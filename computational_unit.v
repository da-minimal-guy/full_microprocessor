==> flow/design.v <==
module computational_unit
(
	input clk, sync_reset, i_sel, y_sel, x_sel,
	input [3:0] source_sel, ir_nibble, i_pins, dm,
	input [8:0] reg_en,
	output reg r_eq_0,
	output reg [3:0] data_bus, x0, x1, y0, y1, m, r, i, o_reg,
	output reg [7:0] from_CU
);
always @ *
	from_CU <= 8'h0;
reg [3:0] pm_data;
always @ *
	pm_data <= ir_nibble;
always @ (posedge clk)
	if (reg_en[0] == 1'b1)
		x0 <= data_bus;
	else
		x0 <= x0;
always @ (posedge clk)
	if (reg_en[1] == 1'b1)
		x1 <= data_bus;
	else
		x1 <= x1;
always @ (posedge clk)
	if (reg_en[2] == 1'b1)
		y0 <= data_bus;
	else
		y0 <= y0;
always @ (posedge clk)
	if (reg_en[3] == 1'b1)
		y1 <= data_bus;
	else
		y1 <= y1;
always @ (posedge clk)
	if (reg_en[5] == 1'b1)
		m <= data_bus;
	else
		m <= m;
always @ (posedge clk)
	if (reg_en[6] == 1'b1)
		if (i_sel == 1'b0)
			i <= data_bus;
		else
			i <= i + m;
	else
		i <= i;
always @ (posedge clk)
	if (reg_en[8] == 1'b1)
		o_reg <= data_bus;
	else
		o_reg <= o_reg;
always @ *
	case(source_sel)
		4'd00: data_bus <= x0;		
		4'b01: data_bus <= x1;		
		4'd02: data_bus <= y0;		
		4'd03: data_bus <= y1;	
		4'd04: data_bus <= r;
		4'd05: data_bus <= m;			
		4'd06: data_bus <= i;	
		4'd07: data_bus <= dm;		
		4'd08: data_bus <= pm_data;	
		4'd09: data_bus <= i_pins;	
		default: data_bus <= 4'h0;	
	endcase
reg [2:0] ALU_function;
always @ *
	ALU_function <= ir_nibble[2:0];
reg [3:0] x;
always @ *
	if (x_sel == 1'b0)
		x <= x0;
	else
		x <= x1;
reg [3:0] y;
always @ *
	if (y_sel == 1'b0)
		y <= y0;
	else
		y <= y1;
reg [7:0] xy_mul; 
always @ *
	xy_mul <= x * y;
reg [3:0] ALU_out;  
always @ (*)
	if (sync_reset == 1'b1)
		ALU_out <= 4'b0;				
	else if ((ALU_function == 3'b0) && (ir_nibble[3] == 1'b0))
		ALU_out <= -x;			
	else if (ALU_function == 3'b001)
		ALU_out <= x - y;		
	else if (ALU_function == 3'b010)
		ALU_out <= x + y;		
	else if (ALU_function == 3'b011)
		ALU_out <= xy_mul[7:4];	
	else if (ALU_function == 3'b100)
		ALU_out <= xy_mul[3:0];
	else if (ALU_function == 3'b101)
		ALU_out <= x ^ y;			
	else if (ALU_function == 3'b110)
		ALU_out <= x & y;			
	else if ((ALU_function == 3'b111) && (ir_nibble[3] == 1'b0))
		ALU_out <= ~x;
	else
		ALU_out <= r;
always @ (posedge clk)
	if (sync_reset == 1'b1)
		r <= 4'd0;
	else if (reg_en[4] == 1'b1)
		r <= ALU_out;
	else
		r <= r;
always @ (posedge clk)
	if (sync_reset == 1'b1)
		r_eq_0 <= 1'b1;
	else if ((reg_en[4] == 1'b1) && (ALU_out == 4'd0))
		r_eq_0 <= 1'b1;
	else if ((reg_en[4] == 1'b1) && (ALU_out != 4'd0))
		r_eq_0 <= 1'b0;
	else
		r_eq_0 <= r_eq_0;
endmodule
# [Tool chain data of computational_unit]
# The steps from the RTL of computational_unit to its reports follow in flow order.
# Line numbers count from 1 in the design file above.
# A cell with - has no value.
[inputs] top_module="computational_unit" clock="clk" library="sky130hd" pvt_corner="tt_025C_1v80"

# [Word-level counts]
# Yosys after proc, flatten, opt, wreduce and memory -nomap, before mapping. Enables and synchronous resets that opt folds into registers are not counted as muxes. Memory bits, and registers merged into a memory's read port (data or address), are not among the register bits. Print and check cells are not counted. Equal cells are merged and count once.
[bits] ff_bits=33 inputBits=30 out_inout_bits=45 elab_cells=56
[classes] add_sub_neg=4 multipliers=1 eq_ne=16 muxes=13 n_logic=4 n_reduce_logical=9
[op_table] operator="4-bit 2-to-1 mux" n=12
[op_table] operator="4-bit case mux with 10-bit select" n=1
[op_table] operator="4-bit by 4-bit multiplier with 8-bit output" n=1
[op_table] operator="4-bit by 3-bit == test with 1-bit output with constant B" n=4
[op_table] operator="3-bit == test with constant B" n=4
[op_table] operator="4-bit by 2-bit == test with 1-bit output with constant B" n=2
[op_table] operator="4-bit adder" n=2
[op_table] operator="4-bit == test with constant B" n=2
[op_table] operator="4-bit logical NOT" n=2
[op_table] operator="3-bit by 2-bit == test with 1-bit output with constant B" n=2
[op_table] operator="1-bit logical AND" n=4
[op_table] operator="4-bit by 1-bit == test with 1-bit output with constant B" n=1
[op_table] operator="4-bit subtractor" n=1
[op_table] operator="4-bit AND" n=1
[op_table] operator="4-bit XOR" n=1
[op_table] operator="4-bit negation" n=1
[op_table] operator="4-bit NOT" n=1
[op_table] operator="4-bit nonzero test" n=1
[op_table] operator="3-bit by 1-bit == test with 1-bit output with constant B" n=1
[op_table] operator="3-bit logical NOT" n=1
[op_table] operator="2-bit OR reduction" n=1
[op_table] operator="1-bit NOT" n=1

# [Longest topological paths]
# Longest topological path by Yosys (ltp), each cell counted once; first at word level (registers and memories cut), then after technology mapping (sequential cells cut; the memories' decode and read muxes count).
[logic_depth] depth_word=14 abc_area=0 depth_mapped=16 depth_no_buf=15

# [Synthesis result]
# Source: synth_stat.txt of the flow (Yosys; design flattened, memories mapped). It holds for the ABC_AREA given above (unset counts as 0); a run with the other value may have another netlist.
# The area totals of this step are shown rounded.
[by_type] type="sky130_fd_sc_hd__edfxtp_1" n=28 area_total_um2=840.806
[by_type] type="sky130_fd_sc_hd__ha_1" n=23 area_total_um2=287.776
[by_type] type="sky130_fd_sc_hd__fa_1" n=7 area_total_um2=140.134
[by_type] type="sky130_fd_sc_hd__mux2i_1" n=12 area_total_um2=120.115
[by_type] type="sky130_fd_sc_hd__nor2_1" n=30 area_total_um2=112.608
[by_type] type="sky130_fd_sc_hd__dfxtp_1" n=5 area_total_um2=100.096
[by_type] type="sky130_fd_sc_hd__inv_1" n=25 area_total_um2=93.84
[by_type] type="sky130_fd_sc_hd__a21oi_1" n=18 area_total_um2=90.086
[by_type] type="sky130_fd_sc_hd__xnor2_1" n=9 area_total_um2=78.826
[by_type] type="sky130_fd_sc_hd__mux2i_4" n=3 area_total_um2=67.565
[by_type] type="sky130_fd_sc_hd__nand2_1" n=18 area_total_um2=67.565
[by_type] type="sky130_fd_sc_hd__buf_2" n=12 area_total_um2=60.058
[by_type] type="sky130_fd_sc_hd__buf_4" n=8 area_total_um2=60.058
[by_type] type="sky130_fd_sc_hd__mux2_2" n=5 area_total_um2=56.304
[by_type] type="sky130_fd_sc_hd__o21ai_0" n=10 area_total_um2=50.048
[by_type] type="sky130_fd_sc_hd__a31oi_1" n=7 area_total_um2=43.792
[by_type] type="sky130_fd_sc_hd__nor2b_1" n=7 area_total_um2=43.792
[by_type] type="sky130_fd_sc_hd__nand3_1" n=8 area_total_um2=40.038
# Not listed: further types 43, cells in them 73.
[mapped] stdcells=308 area_um2=2930 sequential_area_um2=941 ffs=33 n_buf=23

# [Path before layout]
# Path of least setup slack by OpenSTA after synthesis, without wires, with an ideal clock, recovery checks aside; 20% of the period is set as input and as output delay. Where synthesis merged equal registers, the netlist keeps one of their names.
[synth_timing] path_type="input port to flip-flop" from="input port y_sel" to="register r_eq_0" clock_period_ps=4590 input_delay_ps=918 setup_ps=127 t_first_pin_ps=918 t_arrival_ps=3934 required_time_ps=4463 slack_ps=529 delay_ps=3143 path_stages=13 path_buffers=1 synth_period_reached_ps=4061
# "delay_ps" is the arrival time less input delay plus setup time.
# "path_stages" counts driving pins, that of a launching flip-flop among them; a cell with two outputs on the path counts twice.
# "synth_period_reached_ps" = period - worst setup slack (recovery checks aside). The figure is calculated, with input and output delays left at 20% of the set period.
# The rows between start and end are the longest chain of elaborated cells between them; the timing report does not say that the signal goes this way. Where chains are equally long, one stands for them.
# Each line given opens the expression or statement behind the cell; cells for indexed reads and writes are added by Yosys, which also makes memories of some case tables.
# At most two assigning lines are given for a register; there are more.
[synth_via] path_cell_list="sky130_fd_sc_hd__clkbuf_1 sky130_fd_sc_hd__mux2i_1 sky130_fd_sc_hd__inv_1 sky130_fd_sc_hd__ha_1 sky130_fd_sc_hd__ha_1 sky130_fd_sc_hd__fa_1 sky130_fd_sc_hd__inv_1 sky130_fd_sc_hd__fa_1 sky130_fd_sc_hd__or3_1 sky130_fd_sc_hd__a31oi_1 sky130_fd_sc_hd__o311ai_1 sky130_fd_sc_hd__o311ai_1 sky130_fd_sc_hd__o31ai_2" elab_chain_cells=13 cone_cells=19 lines_between=16 cone_classes="add/sub (2); mul (1); mux (9); logic (2); reduce/logical (5)"
[synth_lines] item="start, declared" line=3 source="input clk, sync_reset, i_sel, y_sel, x_sel,"
[synth_lines] item="4-bit 2-to-1 mux" line=78 source="if (y_sel == 1'b0)"
[synth_lines] item="4-bit AND" line=102 source="ALU_out <= x & y;"
[synth_lines] item="4-bit 2-to-1 mux" line=101 source="else if (ALU_function == 3'b110)"
[synth_lines] item="4-bit 2-to-1 mux" line=99 source="else if (ALU_function == 3'b101)"
[synth_lines] item="4-bit 2-to-1 mux" line=97 source="else if (ALU_function == 3'b100)"
[synth_lines] item="4-bit 2-to-1 mux" line=95 source="else if (ALU_function == 3'b011)"
[synth_lines] item="4-bit 2-to-1 mux" line=93 source="else if (ALU_function == 3'b010)"
[synth_lines] item="4-bit 2-to-1 mux" line=91 source="else if (ALU_function == 3'b001)"
[synth_lines] item="4-bit 2-to-1 mux" line=89 source="else if ((ALU_function == 3'b0) && (ir_nibble[3] == 1'b0))"
[synth_lines] item="4-bit 2-to-1 mux" line=87 source="if (sync_reset == 1'b1)"
[synth_lines] item="4-bit logical NOT" line=117 source="else if ((reg_en[4] == 1'b1) && (ALU_out == 4'd0))"
[synth_lines] item="1-bit logical AND" line=117
[synth_lines] item="2-bit OR reduction"
[synth_lines] item="end, assigned" line=116 source="r_eq_0 <= 1'b1;"
[synth_lines] item="end, assigned" line=122 source="r_eq_0 <= r_eq_0;"
[synth_lines] item="end, declared" line=6 source="output reg r_eq_0,"

# [Worst path after layout]
# Path of least setup slack in the final report of run 1 (OpenROAD, finished layout, wires in). Where an end is a register, its clock arrival counts in the times.
# The path's times are printed in steps of 10 ps; the period is the one set.
[layout_timing] path_type="input port to output port" from="input port source_sel[0]" to="output port data_bus[0]" clock_period_ps=6930 input_delay_ps=1390 out_delay_ps=1390 t_first_pin_ps=1390 t_arrival_ps=4020 required_time_ps=5540 slack_ps=1520 path_stages=7 path_buffers=4
# The rows between start and end are the longest chain of elaborated cells between them; the timing report does not say that the signal goes this way. Where chains are equally long, one stands for them.
[layout_via] path_cell_list="sky130_fd_sc_hd__clkdlybuf4s50_1 sky130_fd_sc_hd__buf_2 sky130_fd_sc_hd__clkbuf_1 sky130_fd_sc_hd__a32oi_1 sky130_fd_sc_hd__o22a_1 sky130_fd_sc_hd__o21ai_1 sky130_fd_sc_hd__clkdlybuf4s50_1" elab_chain_cells=2 cone_cells=11 lines_between=1 cone_classes="eq/ne (9); mux (1); reduce/logical (1)"
[layout_lines] item="start, declared" line=4 source="input [3:0] source_sel, ir_nibble, i_pins, dm,"
[layout_lines] item="4-bit == test" line=54 source="case(source_sel)"
[layout_lines] item="4-bit case mux with 10-bit select" line=54
[layout_lines] item="end, declared" line=7 source="output reg [3:0] data_bus, x0, x1, y0, y1, m, r, i, o_reg,"

Design computational_unit on sky130hd. What follows are 2 stored runs of the flow, each under its own settings; their order means nothing. The constraints put input and output delay at 20% of the set period each and load the outputs with 0.01 pF.
"clock_period_reached_ps": clock period set for the run, less the worst setup slack. It is reckoned from that one timing run; input and output delays stay at 20% of the period that was set.
"worst_setup_path_time_ps" = time allowed to the worst setup path (clock period - input delay - output delay, where it has them) - its slack; a late launch clock adds to it, a late capture clock takes from it.
By "fin_power_mw" is meant OpenSTA's value without simulated activity: inputs other than the clock are taken to toggle once in ten clock periods, and the tool carries that through the logic.
"worst_setup_path_time_ps" is known to 10 ps.
Values from the reports are rounded here.

[flow] run 1: files
==> flow/run.sh <==
#!/bin/bash
# the make line also repeats the synthesis and layout settings of config.mk as NAME=value (left out here)
make -C /OpenROAD-flow-scripts/flow DESIGN_CONFIG=/design/flow/config.mk WORK_HOME=/design/flow/orfs CLKGATE_MAP_FILE= finish
==> flow/config.mk <==
export PLATFORM = sky130hd
export DESIGN_NAME = computational_unit
export DESIGN_NICKNAME = computational_unit
export VERILOG_FILES = /design/flow/design.v
export SDC_FILE = /design/flow/constraint.sdc
export NUM_CORES = 4
export LEC_CHECK = 0
export ABC_AREA = 0
export CAP_MARGIN = 20
export CELL_PAD_IN_SITES_GLOBAL_PLACEMENT = 0
export CORE_ASPECT_RATIO = 0.88
export CORE_MARGIN = 8
export CORE_UTILIZATION = 18
export GPL_ROUTABILITY_DRIVEN = 0
export GPL_TIMING_DRIVEN = 0
export HOLD_SLACK_MARGIN = 0.03
export MAX_ROUTING_LAYER = met5
export PLACE_DENSITY_LB_ADDON = 0.19
export SETUP_SLACK_MARGIN = 0.83
export SLEW_MARGIN = 20
export TNS_END_PERCENT = 100
==> flow/constraint.sdc <==
create_clock -name core_clock -period 6.93 [get_ports {clk}]
set_input_delay 1.3860 -clock core_clock [delete_from_list [all_inputs] [get_ports {clk}]]
set_output_delay 1.3860 -clock core_clock [all_outputs]
set_load 0.01 [all_outputs]

[flow] run 1: metrics
[metrics] worst_setup_path_time_ps = 2630
[metrics] path_kind = input port to output port
[metrics] final_cell_area_um2 = 4050
[metrics] total_negative_slack_ps = 0
[metrics] timing.setup.ws_ps = 1520
[metrics] clock_period_reached_ps = 5406
[metrics] holdWs_ps = 478
[metrics] final_util_pct = 25.5
[metrics] fin_power_mw = 0.847
[metrics] ys_area_um2 = 2930
[metrics] total_die_area_um2 = 20600

[flow] run 2: files
==> flow/run.sh <==
#!/bin/bash
# the make line also repeats the synthesis and layout settings of config.mk as NAME=value (left out here)
make -C /OpenROAD-flow-scripts/flow DESIGN_CONFIG=/design/flow/config.mk WORK_HOME=/design/flow/orfs CLKGATE_MAP_FILE= finish
==> flow/config.mk <==
export PLATFORM = sky130hd
export DESIGN_NAME = computational_unit
export DESIGN_NICKNAME = computational_unit
export VERILOG_FILES = /design/flow/design.v
export SDC_FILE = /design/flow/constraint.sdc
export NUM_CORES = 4
export LEC_CHECK = 0
export ABC_AREA = 1
export CAP_MARGIN = 20
export CELL_PAD_IN_SITES_GLOBAL_PLACEMENT = 2
export CORE_ASPECT_RATIO = 1.46
export CORE_MARGIN = 10
export CORE_UTILIZATION = 25
export GPL_TIMING_DRIVEN = 1
export MAX_ROUTING_LAYER = met4
export MIN_ROUTING_LAYER = met2
export SETUP_SLACK_MARGIN = 0.4
export SLEW_MARGIN = 20
export TNS_END_PERCENT = 90
==> flow/constraint.sdc <==
create_clock -name core_clock -period 6.29 [get_ports {clk}]
set_input_delay 1.2580 -clock core_clock [delete_from_list [all_inputs] [get_ports {clk}]]
set_output_delay 1.2580 -clock core_clock [all_outputs]
set_load 0.01 [all_outputs]

[flow] run 2: metrics
[metrics] worst_setup_path_time_ps = 2610
[metrics] path_kind = input port to output port
[metrics] ys_area_um2 = 2820
[metrics] holdWs_ps = 476
[metrics] final_cell_area_um2 = 3800
[metrics] clock_period_reached_ps = 5127
[metrics] fin_power_mw = 0.844
[metrics] timing.setup.ws_ps = 1160
[metrics] total_die_area_um2 = 16000
[metrics] final_util_pct = 34.8
[metrics] total_negative_slack_ps = 0

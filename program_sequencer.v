==> flow/design.v <==
module program_sequencer
(
	input clk, sync_reset,
	input jmp, jmp_nz, dont_jump,
	input [3:0] jmp_addr,
	output reg [7:0] pm_addr, pc,
	output reg [7:0] from_PS
);
always @ *
	from_PS = 8'h0;
always @ (posedge clk)
	pc = pm_addr;
always @ (*)
	if (sync_reset == 1'd1)
		pm_addr = 8'h00;
	else if (jmp == 1'd1)
		pm_addr = {jmp_addr, 4'h0};
	else if (jmp_nz == 1'd1 && dont_jump == 1'd0)
		pm_addr = {jmp_addr, 4'h0};
	else
		pm_addr = pc + 8'h01;
endmodule
# Tool chain data of program_sequencer
# Tool output for the design above, in the order of the flow.
# Line numbers count from 1 in the design file above.
# Operators carry their Yosys type and port widths (W data, S select, Z words).
# A cell with n/a has no value.
# setup
top	program_sequencer
clk_port	clk
cell_library	sky130hd
lib_corner	tt_025C_1v80

# Elaborated design
# Source: Yosys, flattened and elaborated, memories not mapped. Widths are those after wreduce; folded enables and synchronous resets count as part of the registers. Registers that Yosys merges into a memory's read port (data or address) are not register bits. Print and check cells do not count. Equal cells are merged and count once.
# bits
in_bits	9
ff_bits	8
out_inout_bits	24
elab_cells	7
# op_classes
reduce_logical	1
n_addsub	1
bitwise	1
n_mux	3
# op_table
cell	n
$mux W8	3
$add A8 B1 Y8 const B	1
$logic_and A1 B1 Y1	1
$not A1 Y1	1

# Logic depth
# Longest topological path by Yosys (ltp), each cell counted once; first at word level (registers and memories cut), then after technology mapping (sequential cells cut; the memories' decode and read muxes count).
# logic_depth
ltp_word	5
abc_area	0
ltp_mapped	4
depth_no_buf	4

# Netlist
# Yosys stat after the flow's synthesis: flattened, memories mapped to cells. It holds for the ABC_AREA given above (unset counts as 0); a run with the other value may have another netlist.
# synth_totals
cells	51
seq_area_um2	160.2
ffs	8
yosys_area_um2	436.7
buf_cells	9
# by_type
type	n	area_total_um2
sky130_fd_sc_hd__dfxtp_1	8	160.154
sky130_fd_sc_hd__buf_4	8	60.058
sky130_fd_sc_hd__a311oi_1	3	26.275
sky130_fd_sc_hd__a21oi_1	4	20.019
sky130_fd_sc_hd__nand3_1	4	20.019
sky130_fd_sc_hd__or3_1	3	18.768
sky130_fd_sc_hd__xor2_1	2	17.517
sky130_fd_sc_hd__nor3_1	3	15.014
sky130_fd_sc_hd__o21ai_0	3	15.014
sky130_fd_sc_hd__ha_1	1	12.512
sky130_fd_sc_hd__nand4_2	1	12.512
sky130_fd_sc_hd__xnor2_1	1	8.758
sky130_fd_sc_hd__a211oi_1	1	7.507
sky130_fd_sc_hd__inv_1	2	7.507
sky130_fd_sc_hd__nand2_1	2	7.507
sky130_fd_sc_hd__nor3b_1	1	7.507
sky130_fd_sc_hd__and2_1	1	6.256
sky130_fd_sc_hd__nand2b_1	1	6.256
# Not listed: further types 2, cells in them 2.

# Path before layout
# OpenSTA on the mapped netlist: ideal clock, no wires. The path of least setup slack (recovery checks aside). Input and output delay are each 20% of the period. Register names are those of the netlist, which keeps one name where synthesis merged equal registers.
# synth_path
kind	register -> output
start	register pc[0]
end	output port pm_addr[6]
setup_slack_ns	0.283
delay_ns	1.509
clock_period_ns	2.24
n_path_buf	0
launch_ns	0.000
stages	5
required_ns	1.792
out_delay_ns	0.448
arrival_ns	1.509
synth_period_reached_ns	1.957
# "delay_ns" is the arrival time less input delay plus setup time.
# A path that ends at an output port has no setup time.
# "stages" counts driving pins, that of a launching flip-flop among them; a cell with two outputs on the path counts twice.
# "synth_period_reached_ns" = period - worst setup slack (recovery checks aside). The figure is calculated, with input and output delays left at 20% of the set period.
# The rows between start and end are the longest chain of elaborated cells between them; the timing report does not say that the signal goes this way. Where chains are equally long, one stands for them.
# Each line given opens the expression or statement behind the cell; cells for indexed reads and writes are added by Yosys, which also makes memories of some case tables.
# synth_via
cell_sequence	sky130_fd_sc_hd__dfxtp_1 > sky130_fd_sc_hd__ha_1 > sky130_fd_sc_hd__inv_1 > sky130_fd_sc_hd__or3_1 > sky130_fd_sc_hd__a311oi_1
elab_chain_len	4
cone_cells	4
cone_lines	4
classes_between	add/sub: 1; mux: 3
# synth_lines
item	line_no	source
start, declared	6	output reg [7:0] pm_addr, pc,
start, assigned	12	pc = pm_addr;
$add A8 B1 Y8	21	pm_addr = pc + 8'h01;
$mux W8	18	else if (jmp_nz == 1'd1 && dont_jump == 1'd0)
$mux W8	16	else if (jmp == 1'd1)
$mux W8	14	if (sync_reset == 1'd1)
end, declared	6

# Path in the finished layout
# From the final timing report of run 2: the path of least setup slack in the routed layout; clock arrival at registers is part of the times.
# layout_path
kind	register -> output
start	register pc[0]
end	output port pm_addr[6]
out_delay_ns	0.39
required_ns	1.58
launch_ns	0.25
setup_slack_ns	0.03
stages	6
n_path_buf	1
clock_period_ns	1.97
arrival_ns	1.55
# The rows between start and end are the longest chain of elaborated cells between them; the timing report does not say that the signal goes this way. Where chains are equally long, one stands for them.
# layout_via
cell_sequence	sky130_fd_sc_hd__dfxtp_4 > sky130_fd_sc_hd__ha_4 > sky130_fd_sc_hd__inv_2 > sky130_fd_sc_hd__or3_1 > sky130_fd_sc_hd__a311oi_2 > sky130_fd_sc_hd__buf_2
elab_chain_len	4
cone_cells	4
cone_lines	4
classes_between	add/sub: 1; mux: 3
# layout_lines
item	line_no	source
start, declared	6	output reg [7:0] pm_addr, pc,
start, assigned	12	pc = pm_addr;
$add A8 B1 Y8	21	pm_addr = pc + 8'h01;
$mux W8	18	else if (jmp_nz == 1'd1 && dont_jump == 1'd0)
$mux W8	16	else if (jmp == 1'd1)
$mux W8	14	if (sync_reset == 1'd1)
end, declared	6

==> results <==
Stored flow runs of program_sequencer (2 of them; Yosys, OpenROAD, sky130hd). They differ in their settings and are not a sequence. Constraints: input delay and output delay 20% of the set period each, output load 0.01 pF.
"worst_path_ns": the worst setup path's part of the clock period (all of it between registers, 20% less for each end at a port) less its slack. A launch clock that arrives late makes it longer, a capture clock that arrives late makes it shorter.
By "design_power_uw" is meant OpenSTA's value without simulated activity: inputs other than the clock are taken to toggle once in ten clock periods, and the tool carries that through the logic.

Run 1, flow files:
==> flow/run.sh <==
#!/bin/bash
# the make line also repeats the synthesis and layout settings of config.mk as NAME=value (left out here)
make -C /OpenROAD-flow-scripts/flow DESIGN_CONFIG=/design/flow/config.mk WORK_HOME=/design/flow/orfs CLKGATE_MAP_FILE= finish
==> flow/config.mk <==
export PLATFORM = sky130hd
export DESIGN_NAME = program_sequencer
export DESIGN_NICKNAME = program_sequencer
export VERILOG_FILES = /design/flow/design.v
export SDC_FILE = /design/flow/constraint.sdc
export NUM_CORES = 4
export LEC_CHECK = 0
export CAP_MARGIN = 20
export CORE_ASPECT_RATIO = 1.23
export CORE_MARGIN = 2
export CORE_UTILIZATION = 72
export CTS_CLUSTER_DIAMETER = 315
export CTS_CLUSTER_SIZE = 89
export MAX_ROUTING_LAYER = met4
export PLACE_DENSITY = 0.42
export SETUP_SLACK_MARGIN = -0.31
export SLEW_MARGIN = 20
==> flow/constraint.sdc <==
create_clock -name core_clock -period 3.44 [get_ports {clk}]
set_input_delay 0.6880 -clock core_clock [delete_from_list [all_inputs] [get_ports {clk}]]
set_output_delay 0.6880 -clock core_clock [all_outputs]
set_load 0.01 [all_outputs]

Run 1: no final report: floorplanning broke off with PDN-0185

Run 2, flow files:
==> flow/run.sh <==
#!/bin/bash
# the make line also repeats the synthesis and layout settings of config.mk as NAME=value (left out here)
make -C /OpenROAD-flow-scripts/flow DESIGN_CONFIG=/design/flow/config.mk WORK_HOME=/design/flow/orfs CLKGATE_MAP_FILE= finish
==> flow/config.mk <==
export PLATFORM = sky130hd
export DESIGN_NAME = program_sequencer
export DESIGN_NICKNAME = program_sequencer
export VERILOG_FILES = /design/flow/design.v
export SDC_FILE = /design/flow/constraint.sdc
export NUM_CORES = 4
export LEC_CHECK = 0
export CAP_MARGIN = 20
export CORE_ASPECT_RATIO = 1.07
export CORE_MARGIN = 3
export CORE_UTILIZATION = 19
export CTS_CLUSTER_DIAMETER = 187
export CTS_CLUSTER_SIZE = 25
export GPL_ROUTABILITY_DRIVEN = 0
export GPL_TIMING_DRIVEN = 1
export MAX_ROUTING_LAYER = met5
export PLACE_DENSITY_LB_ADDON = 0.21
export SETUP_SLACK_MARGIN = 0.33
export SLEW_MARGIN = 5
export TNS_END_PERCENT = 45
==> flow/constraint.sdc <==
create_clock -name core_clock -period 1.97 [get_ports {clk}]
set_input_delay 0.3940 -clock core_clock [delete_from_list [all_inputs] [get_ports {clk}]]
set_output_delay 0.3940 -clock core_clock [all_outputs]
set_load 0.01 [all_outputs]

==> results of run 2, as CSV <==
result,value
worst_path_ns,1.55
path_kind,"register -> output"
tns_setup_ns,0.000
final_cell_area_um2,927.1
yosys_chip_area_um2,436.7
utilization_frac,0.436
worst_hold_slack_ns,0.591
die_area_um2,2909.9
design_power_uw,431
setup_worst_slack_ns,0.027

==> flow/design.v <==
module instruction_decoder
(
	input clk, sync_reset,
   input [7:0] next_instr,
	output reg jmp, jmp_nz, i_sel, y_sel, x_sel,
   output reg [3:0] source_sel, ir_nibble,
   output reg [8:0] reg_en,
	output reg [7:0] ir, from_ID,
	output reg NOPC8, NOPCF, NOPD8, NOPDF
);
always @ *
	from_ID <= 8'h0;
always @ *
    if (ir == 8'hC8)
        NOPC8 <= 1'b1;
    else
        NOPC8 <= 1'b0;
always @ *    
    if (ir == 8'hCF)
        NOPCF <= 1'b1;
    else
        NOPCF <= 1'b0;
always @ *
    if (ir == 8'hD8)
        NOPD8 <= 1'b1;
    else
        NOPD8 <= 1'b0;
always @ *
    if (ir == 8'hDF)
        NOPDF <= 1'b1;
    else
        NOPDF <= 1'b0;
always @ (posedge clk)
    ir <= next_instr;
always @ *
    ir_nibble <= ir[3:0];
always @ *
	if (sync_reset == 1'b1)	
		i_sel <= 1'b0;  
	else if ((ir[7:4] == 4'b0110) || (ir[7:3] == 5'b10_110))
		i_sel <= 1'b0;
	else 
		i_sel <= 1'b1;
always @ *
	if (sync_reset == 1'b1)
		x_sel <= 1'b0;
	else if (ir[7:5] == 3'b110)
		x_sel <= ir[4];
	else
		x_sel <= 1'b0;
always @ *
	if (sync_reset == 1'b1)
		y_sel <= 1'b0;
	else if (ir[7:5] == 3'b110)
		y_sel <= ir[3];
	else
		y_sel <= 1'b0;
always @ *
	if (sync_reset == 1'b1)
    	source_sel = 4'd10;
	else if (ir[7] == 1'b0)  
    	source_sel = 4'd8;
	else if (ir [7:6] == 2'b10)  
    	if(ir [5:3] == ir [2:0])  
        	if (ir [2:0] == 3'd4)  
            	source_sel = 4'd4;
        	else  
            	source_sel = 4'd9;
   	else  
        	source_sel = {1'b0 , ir [2:0] };
	else
		source_sel = {1'b0 , ir [2:0] };
always @ *
	if (sync_reset == 1'b1)
		jmp <= 1'b0;
	else if (ir[7:4] == 4'HE)
		jmp <= 1'b1;
	else
		jmp <= 1'b0;
always @ *
	if (sync_reset == 1'b1)
		jmp_nz <= 1'b0;
	else if (ir[7:4] == 4'HF)
		jmp_nz <= 1'b1;
	else 
		jmp_nz <= 1'b0;
always @ *
	if (sync_reset == 1'b1) 
		reg_en[0] <= 1'b1;
	else if ((ir[7:4] == 4'b0000) || (ir[7:3] == 5'b10_000))
		reg_en[0] <= 1'b1;
	else
		reg_en[0] <= 1'b0;
always @ *
	if (sync_reset == 1'b1)
		reg_en[1] <= 1'b1;
	else if ((ir[7:4] == 4'b0001) || (ir[7:3] == 5'b10_001))
		reg_en[1] <= 1'b1;
	else
		reg_en[1] <= 1'b0;
always @ *
	if (sync_reset == 1'b1) 
		reg_en[2] <= 1'b1;
	else if ((ir[7:4] == 4'b0010) || (ir[7:3] == 5'b10_010))
		reg_en[2] <= 1'b1;
	else
		reg_en[2] <= 1'b0;
always @ *
	if (sync_reset == 1'b1) 
		reg_en[3] <= 1'b1;
	else if ((ir[7:4] == 4'b0011) || (ir[7:3] == 5'b10_011))
		reg_en[3] <= 1'b1;
	else
		reg_en[3] <= 1'b0;
always @ *
	if (sync_reset == 1'b1) 
		reg_en[4] <= 1'b1;
	else if (ir[7:5] == 3'b110)
		reg_en[4] <= 1'b1;
	else
		reg_en[4] <= 1'b0;
always @ *
	if (sync_reset == 1'b1) 
		reg_en[5] <= 1'b1;
	else if ((ir[7:4] == 4'b0101) || (ir[7:3] == 5'b10_101))
		reg_en[5] <= 1'b1;
	else
		reg_en[5] <= 1'b0;
always @ *
	if (sync_reset == 1'b1) 
		reg_en[6] <= 1'b1;
	else if ((ir[7:4] == 4'b0110) || (ir[7:4] == 4'b0111) || (ir[7:3] == 5'b10_110) || (ir[7:3] == 5'b10_111) || ((ir[7:6] == 2'b10) && (ir[2:0] == 3'b111)))
		reg_en[6] <= 1'b1;
	else
		reg_en[6] <= 1'b0;
always @ *
	if (sync_reset == 1'b1) 
		reg_en[7] <= 1'b1;
	else if ((ir[7:4] == 4'b0111) || (ir[7:3] == 5'b10_111))
		reg_en[7] <= 1'b1;
	else
		reg_en[7] <= 1'b0;
always @ *
	if (sync_reset == 1'b1) 
		reg_en[8] <= 1'b1;
	else if ((ir[7:4] == 4'b0100) || (ir[7:3] == 5'd10_100))
		reg_en[8] <= 1'b1;
	else
		reg_en[8] <= 1'b0;
endmodule
[From RTL to reports: instruction_decoder]
Tool output for the design above, in the order of the flow.
Line numbers count from 1 in the design file above.
Operators: Yosys type, input widths -> output width; for muxes data width and select width s.
Library cell names are shortened.
The mark - stands for no value.
Inputs
  design top: instruction_decoder
  clock: clk
  cell library: sky130hd
  library corner: tt_025C_1v80

[Elaborated design]
Counts by Yosys on the flattened word-level netlist (proc, flatten, opt, wreduce; memories kept). Register bits leave out memories and registers merged into their read ports (data or address); mux counts leave out enables and synchronous resets folded into registers. Print and check cells are left out. Cells with the same type and inputs are merged into one.
Storage and ports
  register bits: 8
  output and inout bits: 42
  input port bits: 10
Cells by class
  reductions and logical operators: 14
  equality and inequality tests: 26
  mux-type cells: 37
Operator list (count)
  $eq 5x5->1 const B: 8
  $eq 8x8->1 const B: 4
  $mux 1: 32
  $mux 4: 5
  $eq 4x3->1 const B: 4
  $logic_or 1x1->1: 12
  $eq 3x3->1 const B: 3
  $eq 4x2->1 const B: 2
  $eq 4x4->1 const B: 2
  $eq 4x1->1 const B: 1
  $logic_not 4->1: 1
  $eq 3x3->1: 1
  $eq 2x2->1 const B: 1
  $logic_and 1x1->1: 1

[Depth]
Yosys ltp: most cells in a row. Word level: on the elaborated netlist, between registers, memories and ports. Mapped: between sequential cells and ports; inverters and the memories' decode and read muxes count.
Depth
  word-level depth: 7
  ABC_AREA: 0
  depth in mapped cells: 4

[Mapped cells and area]
Yosys stat after the flow's synthesis: flattened, memories mapped to cells. It holds for the ABC_AREA given above (unset counts as 0); a run with the other value may have another netlist.
Cells by type
  dfxtp_1: count 8, area in all 160.154 µm²
  buf_4: count 12, area in all 90.086 µm²
  nor3b_1: count 4, area in all 30.029 µm²
  xnor2_1: count 3, area in all 26.275 µm²
  nor2b_1: count 4, area in all 25.024 µm²
  nand2_1: count 6, area in all 22.522 µm²
  nor2_1: count 6, area in all 22.522 µm²
  buf_2: count 4, area in all 20.019 µm²
  o21ai_1: count 4, area in all 20.019 µm²
  a2111oi_2: count 1, area in all 15.014 µm²
  a21oi_1: count 3, area in all 15.014 µm²
  inv_1: count 4, area in all 15.014 µm²
  o21ai_0: count 3, area in all 15.014 µm²
  a31oi_1: count 2, area in all 12.512 µm²
  and2_1: count 2, area in all 12.512 µm²
  nand2b_1: count 2, area in all 12.512 µm²
  nand4_1: count 2, area in all 12.512 µm²
  nand4_2: count 1, area in all 12.512 µm²
Other cell types: 14; their cells: 17.
Mapped netlist
  buffer cells: 17
  cell count: 88
  mapped area: 666.9 µm²
  mapped flip-flops: 8

[Path before layout]
Source: OpenSTA report_checks on the synthesized netlist (no wires, ideal clock, input and output delay 20% of the period each), path of least setup slack; recovery checks are left aside. Register names are those of the netlist, which keeps one name where synthesis merged equal registers.
Timing path after synthesis
  path kind: reg-to-output
  start: register ir[3]
  end: output source_sel[0]
  time at the first pin: 0.000 ns
  stages on the path: 5
  arrival: 1.286 ns
  setup slack: 0.970 ns
  delay of the path: 1.286 ns
  period: 2.82 ns
  data required time: 2.256 ns
  period reached after synthesis: 1.85 ns
"delay of the path" is the arrival time less input delay plus setup time.
A path that ends at an output port has no setup time.
"stages on the path": output pins that drive a net of the path, with the launching flip-flop's if there is one; two outputs of one cell count as two.
"period reached after synthesis" is the clock period less the worst setup slack; recovery checks do not enter. This is arithmetic on one report: input and output delays are still those of the set period (20% each).
Between the ends stands the longest chain of elaborated cells between them, by number of cells; it is not shown to be the way that was timed. Of several equally long chains one is given.
Each line given opens the expression or statement behind the cell; cells for indexed reads and writes are added by Yosys, which also makes memories of some case tables.
On the way, after synthesis
  path through: dfxtp_1 -> buf_6 -> xnor2_1 -> nand4_2 -> a2111oi_2
  cells in the longest elaborated chain: 5
  elaborated cells on any way between the ends: 5
  RTL lines with such cells: 4
RTL lines, path after synthesis
  start: declaration: line 8  | output reg [7:0] ir, from_ID,
  start: assignment: line 34  | ir <= next_instr;
  $eq 3x3->1: line 64  | if(ir [5:3] == ir [2:0])
  $mux 4: line 64
  $mux 4: line 63  | else if (ir [7:6] == 2'b10)
  $mux 4: line 61  | else if (ir[7] == 1'b0)
  $mux 4: line 59  | if (sync_reset == 1'b1)
  end: declaration: line 6  | output reg [3:0] source_sel, ir_nibble,

## Implementation results

2 stored runs of instruction_decoder in the flow (synthesis by Yosys, layout by OpenROAD, sky130hd cells), in arbitrary order. Constraints: input delay and output delay 20% of the set period each, output load 0.01 pF.

settings of stored run 1
{
  "period_ns": 1.45,
  "CORE_UTILIZATION": 44,
  "PLACE_DENSITY_LB_ADDON": 0.05,
  "CELL_PAD_IN_SITES_DETAIL_PLACEMENT": 1,
  "TNS_END_PERCENT": 15,
  "ABC_AREA": 0,
  "GPL_TIMING_DRIVEN": 0,
  "CTS_CLUSTER_SIZE": 59,
  "SLEW_MARGIN": 15,
  "CAP_MARGIN": 20,
  "CORE_MARGIN": 2
}
report of stored run 1: did not finish, place, DPL-0033

settings of stored run 2
{
  "period_ns": 3.16,
  "CORE_UTILIZATION": 57,
  "SETUP_SLACK_MARGIN": 0.09,
  "PLACE_DENSITY": 0.39,
  "CORE_ASPECT_RATIO": 0.55,
  "CORE_MARGIN": 4,
  "CELL_PAD_IN_SITES_GLOBAL_PLACEMENT": 0,
  "CELL_PAD_IN_SITES_DETAIL_PLACEMENT": 0,
  "GPL_ROUTABILITY_DRIVEN": 1,
  "CTS_CLUSTER_DIAMETER": 284,
  "SLEW_MARGIN": 0,
  "CAP_MARGIN": 20
}
report of stored run 2: did not finish, floorplan, PDN-0185
